==> flow/design.v <==
`timescale 1ns / 1ps
module rom_sixteen_sma_truth_table
#(
    parameter DATA_WIDTH=8
)
(
input  logic                    clk,     
input  logic [DATA_WIDTH-1:0]   a,       
input  logic [DATA_WIDTH-1:0]   b,       
output logic [DATA_WIDTH:0]     sum      
);
logic [DATA_WIDTH-1:0] temp;
logic [DATA_WIDTH:0] sum_logic;
logic a_zero;
logic b_zero;
always @(posedge clk)
begin
    if (a[DATA_WIDTH-1] == b[DATA_WIDTH-1] ) begin
        temp <= a[DATA_WIDTH-2:0] + b[DATA_WIDTH-2:0];
        sum_logic <= {a[DATA_WIDTH-1],temp};
    end 
    else if (a[DATA_WIDTH-2:0] > b[DATA_WIDTH-2:0]) begin
            temp <= a[DATA_WIDTH-2:0] - b[DATA_WIDTH-2:0];
            sum_logic <= {a[DATA_WIDTH-1:0],temp}; 
    end 
    else if (a[DATA_WIDTH-2:0] < b[DATA_WIDTH-2:0]) begin
            temp <= b[DATA_WIDTH-2:0] - a[DATA_WIDTH-2:0];
            sum_logic <= {b[DATA_WIDTH-1:0],temp};
    end
end
assign a_zero = a[DATA_WIDTH-1];
assign b_zero = b[DATA_WIDTH-1];
assign sum = sum_logic;
endmodule
# From RTL to reports: rom_sixteen_sma_truth_table

The steps from the RTL of rom_sixteen_sma_truth_table to its reports follow in flow order.
Line numbers count from 1 in the design file above.
Operators carry their Yosys type and port widths (W data, S select, Z words).
Cell names lack the library's common part.
Not given: n/a

Design top: rom_sixteen_sma_truth_table
Clock input: clk
Standard-cell library: sky130hd
Library corner: tt_025C_1v80

# After elaboration

Counts by Yosys on the flattened word-level netlist (proc, flatten, opt, wreduce; memories kept). Register bits leave out memories and registers merged into their read ports (data or address). Print and check cells are left out. Cells with the same type and inputs are merged into one.

$add $sub $neg: 3
Magnitude comparators: 2
Equal/unequal tests: 1
Reductions and logical operators: 1
Multiplexer cells: 6

Operator list:

| operator           | count |
| $mux W9            | 3 |
| $mux W8            | 3 |
| $sub A7 B7 Y8      | 2 |
| $add A7 B7 Y8      | 1 |
| $gt A7 B7 Y1       | 1 |
| $lt A7 B7 Y1       | 1 |
| $reduce_bool A3 Y1 | 1 |
| $eq A1 B1 Y1       | 1 |

Word-level cells: 15
Register bits: 17
Input bits: 17

# Longest topological paths

Yosys ltp: most cells in a row. Word level: on the elaborated netlist, between registers, memories and ports. Mapped: between sequential cells and ports; inverters and the memories' decode and read muxes count.

Depth after elaboration: 4
ABC_AREA: 0
Mapped depth: 10
Mapped depth without buffers: 10

# Mapped cells and area

Source: synth_stat.txt of the flow (Yosys; design flattened, memories mapped). It holds for the ABC_AREA given above (unset counts as 0); a run with the other value may have another netlist.
The area totals of this step are shown rounded.

Cells by type:

| cell     | count |
| edfxtp_1 | 17 |
| ha_1     | 21 |
| inv_1    | 19 |
| fa_1     | 3 |
| a21oi_1  | 9 |
| nor2_1   | 10 |
| xnor2_1  | 4 |
| nand2_1  | 9 |
| a21o_1   | 4 |
| xor2_1   | 3 |
| a31oi_1  | 4 |
| mux2i_1  | 2 |
| o21ai_0  | 4 |
| a221oi_1 | 2 |
| o21ai_4  | 1 |
| buf_2    | 3 |
| nand3_1  | 3 |
| o21bai_1 | 2 |

Other cell types: 23; their cells: 24.

Mapped flip-flops: 17
Sequential area: 510 um^2
Buffer cells: 5
Mapped area: 1,400 um^2
Mapped cells: 144

# Worst setup path after synthesis

Path of least setup slack by OpenSTA after synthesis, without wires, with an ideal clock, recovery checks aside; 20% of the period is set as input and as output delay. Where synthesis merged equal registers, the netlist keeps one of their names.

Kind: input -> register
From: input a[5]
To: register sum_logic[0]
Path buffers: 1
Path slack: 190 ps
Data required time: 3,005 ps
External input delay: 684 ps
Arrival time: 2,815 ps
Stages on the path: 6
Period: 3,420 ps
Path delay: 2,546 ps
Library setup time: 415 ps
Time at the first pin: 684 ps
Synthesis period reached: 3,230 ps

"path delay" is the arrival time less input delay plus setup time.
"stages on the path" counts driving pins, that of a launching flip-flop among them; a cell with two outputs on the path counts twice.
"synthesis period reached" = period - worst setup slack (recovery checks aside). The figure is calculated, with input and output delays left at 20% of the set period.
The rows between start and end are the longest chain of elaborated cells between them; the timing report does not say that the signal goes this way. Where chains are equally long, one stands for them.
A line is the first line of the expression or statement that the cell stems from. Yosys adds cells for indexed reads and writes and turns some case tables into memories.
At most two assigning lines are given for a register; there are more.
The path ends at the enable pin of a flip-flop; only ways to that pin are counted.

Cells stage by stage: inv_1 ha_1 buf_6 a21o_1 a21o_1 o21ai_0
Cells in the longest elaborated chain: 2
Elaborated cells on any way between the ends: 3
RTL lines with such cells: 2
Classes of those cells: 2 x compare; 1 x reduce/logical

RTL lines, path after synthesis:

| what               | RTL line | source |
| start: declaration | 8        | `input  logic [DATA_WIDTH-1:0]   a,` |
| $gt A7 B7 Y1       | 22       | `else if (a[DATA_WIDTH-2:0] > b[DATA_WIDTH-2:0]) begin` |
| $reduce_bool A3 Y1 | n/a      |  |
| end: assignment    | 20       | `sum_logic <= {a[DATA_WIDTH-1],temp};` |
| end: assignment    | 24       | `sum_logic <= {a[DATA_WIDTH-1:0],temp};` |
| end: declaration   | 13       | `logic [DATA_WIDTH:0] sum_logic;` |

# Path in the finished layout

Path of least setup slack in the final report of run A (OpenROAD, finished layout, wires in). Where an end is a register, its clock arrival counts in the times.
The path's times are printed in steps of 10 ps; the period is the one set.

Kind: input -> register
From: input a[0]
To: register temp[2]
External input delay: 630 ps
Arrival time: 2,400 ps
Time at the first pin: 630 ps
Stages on the path: 10
Period: 3,150 ps
Library setup time: 250 ps
Data required time: 3,170 ps
Path slack: 770 ps
Path buffers: 1

The rows between start and end are the longest chain of elaborated cells between them; the timing report does not say that the signal goes this way. Where chains are equally long, one stands for them.
At most two assigning lines are given for a register; there are more.
Ways into the end's enable are left out, as the timed path ends at the data pin.

Cells stage by stage: buf_8 inv_8 ha_4 fa_2 nand3b_1 a21boi_4 nor2_1 a2bb2oi_1 a31oi_1 xor2_1
Cells in the longest elaborated chain: 4
Elaborated cells on any way between the ends: 8
RTL lines with such cells: 6
Classes of those cells: 3 x add/sub; 2 x compare; 3 x mux

RTL lines, path post-layout:

| what               | RTL line | source |
| start: declaration | 8        | `input  logic [DATA_WIDTH-1:0]   a,` |
| $sub A7 B7 Y8      | 27       | `temp <= b[DATA_WIDTH-2:0] - a[DATA_WIDTH-2:0];` |
| $mux W8            | 26       | `else if (a[DATA_WIDTH-2:0] < b[DATA_WIDTH-2:0]) begin` |
| $mux W8            | 22       | `else if (a[DATA_WIDTH-2:0] > b[DATA_WIDTH-2:0]) begin` |
| $mux W8            | 18       | `if (a[DATA_WIDTH-1] == b[DATA_WIDTH-1] ) begin` |
| end: assignment    | 19       | `temp <= a[DATA_WIDTH-2:0] + b[DATA_WIDTH-2:0];` |
| end: assignment    | 23       | `temp <= a[DATA_WIDTH-2:0] - b[DATA_WIDTH-2:0];` |
| end: declaration   | 12       | `logic [DATA_WIDTH-1:0] temp;` |

# Flow runs of rom_sixteen_sma_truth_table

Settings and measured results of 2 stored flow runs for module rom_sixteen_sma_truth_table (sky130hd), not sorted in any way. The constraints put input and output delay at 20% of the set period each and load the outputs with 0.01 pF.
"clock period reached" means the clock period less the worst setup slack. The figure is calculated, with input and output delays left at 20% of the set period.
"critical path time" = time allowed to the worst setup path (clock period - input delay - output delay, where it has them) - its slack; a late launch clock adds to it, a late capture clock takes from it.
"overall power" is the tool's figure for a default switching activity; nothing was simulated.
"critical path time" is given in steps of 10 ps.
Measured values are rounded.
Settings: - = not set for that run.

| item                                   | run A             | run B             |
| period_ns                              | 3.15              | 4.59              |
| CORE_UTILIZATION                       | 57                | 16                |
| SETUP_SLACK_MARGIN                     | 0.86              | -                 |
| PLACE_DENSITY                          | 0.76              | -                 |
| CORE_ASPECT_RATIO                      | 1.39              | -                 |
| CELL_PAD_IN_SITES_GLOBAL_PLACEMENT     | 0                 | 2                 |
| SLEW_MARGIN                            | 5                 | 20                |
| CAP_MARGIN                             | 20                | 20                |
| CORE_MARGIN                            | 2                 | 2                 |
| PLACE_DENSITY_LB_ADDON                 | -                 | 0.29              |
| post-route utilization                 | 0.85              | 0.21              |
| clock period reached (ps)              | 2,378             | 3,229             |
| overall power (W)                      | 0.00078           | 0.00052           |
| Yosys chip area after synthesis (um^2) | 1,400             | 1,400             |
| critical path time (ps)                | 1,750             | 2,310             |
| worst setup path kind                  | input -> register | input -> register |
| die size (um^2)                        | 3,000             | 9,800             |
| lowest setup slack (ps)                | 770               | 1,400             |
